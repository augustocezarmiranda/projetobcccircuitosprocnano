==> flow/design.v <==
module bancoRegistradores(rst, clk, wrEn, addR1, addR2, addWr, dadoR1, dadoR2, dadoWr);
input clk, rst, wrEn;
input [2:0] addR1, addR2, addWr;
input [7:0] dadoWr;
output reg [7:0] dadoR1; 
output reg [7:0] dadoR2;
reg [7:0] dados [0:7];
	always @(negedge rst or posedge clk) begin
		if(rst == 0) begin
			dados[3'b000] <= 8'hf0;
			dados[3'b001] <= 8'hf1;
			dados[3'b010] <= 8'hf2;
			dados[3'b011] <= 8'hf3;
			dados[3'b100] <= 8'hf4;
			dados[3'b101] <= 8'hf5;
			dados[3'b110] <= 8'hf6;
			dados[3'b111] <= 8'hf7;
		end 
		else begin
			if(wrEn == 1) begin
				dados[addWr] <= dadoWr;
			end
			dadoR1 <= dados[addR1];
			dadoR2 <= dados[addR2];
		end
	end
endmodule 
Tool chain data of bancoRegistradores
The steps from the RTL of bancoRegistradores to its reports follow in flow order.
Line numbers count from 1 in the design file above.
Operators carry their Yosys type and port widths (W data, S select, Z words).
Library cell names are shortened.
{"block": "design", "design": "bancoRegistradores", "clock_port": "clk", "cell_library": "sky130hd", "lib_corner": "tt_025C_1v80"}

Elaborated design
Source: Yosys, flattened and elaborated. Widths are those after wreduce. Registers that Yosys merges into a memory's read port (data or address) are not register bits. Print and check cells do not count. Equal cells are merged and count once.
{"block": "op_classes", "n_reduce_logical": 11, "equal": 21, "muxes": 2}
{"block": "ops", "operator": "$pmux W8 S8", "n": 2}
{"block": "ops", "operator": "$eq A3 B3 Y1 const B", "n": 12}
{"block": "ops", "operator": "$eq A3 B2 Y1 const B", "n": 6}
{"block": "ops", "operator": "$reduce_and A2 Y1", "n": 8}
{"block": "ops", "operator": "$eq A3 B1 Y1 const B", "n": 3}
{"block": "ops", "operator": "$logic_not A3 Y1", "n": 3}
{"block": "bits", "register_bits": 80, "in_bits": 20, "elab_cells": 44}

Logic depth
Longest topological path by Yosys (ltp), each cell counted once; first at word level (registers and memories cut), then after technology mapping (sequential cells cut; the memories' decode and read muxes count).
{"block": "depth", "word_depth": 2, "abc_area": 0, "ltp_mapped": 6}

Netlist
The flow's flattened synthesis, as Yosys stat reports it; memories are mapped. The netlist is that of the ABC_AREA named above (0 if unset); the other value can give another one.
Totals and module areas in this step are rounded.
{"block": "types", "cell": "dfstp_2", "n": 44, "type_area_um2": 1.16E+03}
{"block": "types", "cell": "mux2_2", "n": 65, "type_area_um2": 731.952}
{"block": "types", "cell": "dfrtp_1", "n": 20, "type_area_um2": 500.48}
{"block": "types", "cell": "edfxtp_1", "n": 16, "type_area_um2": 480.461}
{"block": "types", "cell": "mux2i_1", "n": 36, "type_area_um2": 360.346}
{"block": "types", "cell": "o22a_1", "n": 10, "type_area_um2": 87.584}
{"block": "types", "cell": "nor2_1", "n": 21, "type_area_um2": 78.826}
{"block": "types", "cell": "o22ai_1", "n": 11, "type_area_um2": 68.816}
{"block": "types", "cell": "a211oi_1", "n": 9, "type_area_um2": 67.565}
{"block": "types", "cell": "buf_2", "n": 9, "type_area_um2": 45.043}
{"block": "types", "cell": "nand2b_1", "n": 7, "type_area_um2": 43.792}
{"block": "types", "cell": "nand2_1", "n": 10, "type_area_um2": 37.536}
{"block": "types", "cell": "nor3b_4", "n": 2, "type_area_um2": 37.536}
{"block": "types", "cell": "a21oi_1", "n": 7, "type_area_um2": 35.034}
{"block": "types", "cell": "nor2b_1", "n": 5, "type_area_um2": 31.28}
{"block": "types", "cell": "buf_4", "n": 4, "type_area_um2": 30.029}
{"block": "types", "cell": "a221oi_1", "n": 3, "type_area_um2": 26.275}
{"block": "types", "cell": "nand4b_1", "n": 3, "type_area_um2": 26.275}
Other cell types: 20; their cells: 33.
{"block": "mapped", "ffs": 80, "seqArea_um2": 2100, "stdcells": 315, "area_um2": 4100}

Path before layout
Path of least setup slack by OpenSTA after synthesis, without wires, with an ideal clock, recovery checks aside; 20% of the period is set as input and as output delay. Where synthesis merged equal registers, the netlist keeps one of their names.
{"block": "synth_path", "kind": "input -> register", "start": "in addR2[2]", "end": "reg dadoR2[0]", "launch_ps": 298, "path_slack_ps": 62, "required_ps": 1234, "t_arrival_ps": 1172, "stages": 4, "n_path_buf": 2, "delay_ps": 1130, "clock_period_ps": 1490, "period_less_setup_slack_ps": 1428}
"delay_ps" is the arrival time less input delay plus setup time.
"stages" counts driving pins, that of a launching flip-flop among them; a cell with two outputs on the path counts twice.
"period_less_setup_slack_ps" is the clock period less the worst setup slack; recovery checks do not enter. This is arithmetic on one report: input and output delays are still those of the set period (20% each).
The rows between start and end are the longest chain of elaborated cells between them; the timing report does not say that the signal goes this way. Where chains are equally long, one stands for them.
A line is the first line of the expression or statement that the cell stems from. Yosys adds cells for indexed reads and writes and turns some case tables into memories.
{"block": "synth_between", "cell_sequence": "buf_2 > or3_1 > clkbuf_1 > o22a_1", "elab_chain_len": 2}
{"block": "synth_lines", "item": "start: declaration", "line": 3, "rtl": "input [2:0] addR1, addR2, addWr;"}
{"block": "synth_lines", "item": "$eq A3 B3 Y1", "line": 24, "rtl": "dadoR2 <= dados[addR2];"}
{"block": "synth_lines", "item": "$pmux W8 S8", "line": 24}
{"block": "synth_lines", "item": "end: assignment", "line": 24}
{"block": "synth_lines", "item": "end: declaration", "line": 6, "rtl": "output reg [7:0] dadoR2;"}

Timing after layout
From the final timing report of entry A: the path of least setup slack in the routed layout; clock arrival at registers is part of the times.
The report prints the path's times to 10 ps; the period is as set.
{"block": "layout_path", "kind": "input -> register", "start": "in addR2[1]", "end": "reg dadoR2[5]", "required_ps": 1380, "t_arrival_ps": 1380, "clock_period_ps": 1280, "launch_ps": 260, "n_path_buf": 4, "stages": 7, "path_slack_ps": 0}
The rows between start and end are the longest chain of elaborated cells between them; the timing report does not say that the signal goes this way. Where chains are equally long, one stands for them.
{"block": "layout_between", "cell_sequence": "clkdlybuf4s15_1 > buf_12 > buf_4 > mux2i_2 > a211oi_1 > buf_4 > o22a_1", "elab_chain_len": 2}
{"block": "layout_lines", "item": "start: declaration", "line": 3, "rtl": "input [2:0] addR1, addR2, addWr;"}
{"block": "layout_lines", "item": "$eq A3 B3 Y1", "line": 24, "rtl": "dadoR2 <= dados[addR2];"}
{"block": "layout_lines", "item": "$pmux W8 S8", "line": 24}
{"block": "layout_lines", "item": "end: assignment", "line": 24}
{"block": "layout_lines", "item": "end: declaration", "line": 6, "rtl": "output reg [7:0] dadoR2;"}

==> results <==
Stored flow runs of bancoRegistradores (2 of them; Yosys, OpenROAD, sky130hd). They differ in their settings and are not a sequence. Constraints: input delay and output delay 20% of the set period each, output load 0.01 pF.
By "achieved_period_ps" is meant the clock period of the run minus its worst setup slack. This is arithmetic on one report: input and output delays are still those of the set period (20% each).
By "worst_path_ps" is meant the share of the clock period that the worst setup path is allowed (20% is reserved at inputs, 20% at outputs), minus its slack. Clock arrival times at its registers enter into it.
"power_mw": no workload was simulated; the value follows from the tool's default switching activity.
"worst_path_ps" is known to 10 ps.
Measured values are rounded.

Entry A
==> flow/run.sh <==
#!/bin/bash
# the make line also repeats the synthesis and layout settings of config.mk as NAME=value (left out here)
make -C /OpenROAD-flow-scripts/flow DESIGN_CONFIG=/design/flow/config.mk WORK_HOME=/design/flow/orfs CLKGATE_MAP_FILE= finish
==> flow/config.mk <==
export PLATFORM = sky130hd
export DESIGN_NAME = bancoRegistradores
export DESIGN_NICKNAME = bancoRegistradores
export VERILOG_FILES = /design/flow/design.v
export SDC_FILE = /design/flow/constraint.sdc
export NUM_CORES = 4
export LEC_CHECK = 0
export CAP_MARGIN = 20
export CELL_PAD_IN_SITES_GLOBAL_PLACEMENT = 1
export CORE_MARGIN = 2
export CORE_UTILIZATION = 19
export CTS_CLUSTER_DIAMETER = 373
export MAX_ROUTING_LAYER = met4
export PLACE_DENSITY_LB_ADDON = 0.1
export SLEW_MARGIN = 35
==> flow/constraint.sdc <==
create_clock -name core_clock -period 1.28 [get_ports {clk}]
set_input_delay 0.2560 -clock core_clock [delete_from_list [all_inputs] [get_ports {clk}]]
set_output_delay 0.2560 -clock core_clock [all_outputs]
set_load 0.01 [all_outputs]

==> results of entry A, as JSON <==
{
  "achieved_period_ps": 1282,
  "finish.stdcell_area_um2": 6000,
  "ws_setup_ps": -2,
  "total_negative_slack_ps": -2,
  "yosys_chip_area_um2": 4100,
  "power_mw": 8.8,
  "worst_path_ps": 1030,
  "path_kind": "input -> register",
  "die_area_um2": 23000,
  "final_util_pct": 29
}

Entry B
==> flow/run.sh <==
#!/bin/bash
# the make line also repeats the synthesis and layout settings of config.mk as NAME=value (left out here)
make -C /OpenROAD-flow-scripts/flow DESIGN_CONFIG=/design/flow/config.mk WORK_HOME=/design/flow/orfs CLKGATE_MAP_FILE= finish
==> flow/config.mk <==
export PLATFORM = sky130hd
export DESIGN_NAME = bancoRegistradores
export DESIGN_NICKNAME = bancoRegistradores
export VERILOG_FILES = /design/flow/design.v
export SDC_FILE = /design/flow/constraint.sdc
export NUM_CORES = 4
export LEC_CHECK = 0
export CAP_MARGIN = 20
export CELL_PAD_IN_SITES_DETAIL_PLACEMENT = 0
export CORE_ASPECT_RATIO = 1.79
export CORE_MARGIN = 2
export CORE_UTILIZATION = 45
export PLACE_DENSITY_LB_ADDON = 0.05
export SETUP_SLACK_MARGIN = 0.06
export SLEW_MARGIN = 30
==> flow/constraint.sdc <==
create_clock -name core_clock -period 1.65 [get_ports {clk}]
set_input_delay 0.3300 -clock core_clock [delete_from_list [all_inputs] [get_ports {clk}]]
set_output_delay 0.3300 -clock core_clock [all_outputs]
set_load 0.01 [all_outputs]

==> results of entry B, as JSON <==
{
  "achieved_period_ps": 1599,
  "finish.stdcell_area_um2": 5300,
  "ws_setup_ps": 51,
  "total_negative_slack_ps": 0,
  "yosys_chip_area_um2": 4100,
  "power_mw": 6.4,
  "worst_path_ps": 1270,
  "path_kind": "input -> register",
  "die_area_um2": 9900,
  "final_util_pct": 60
}
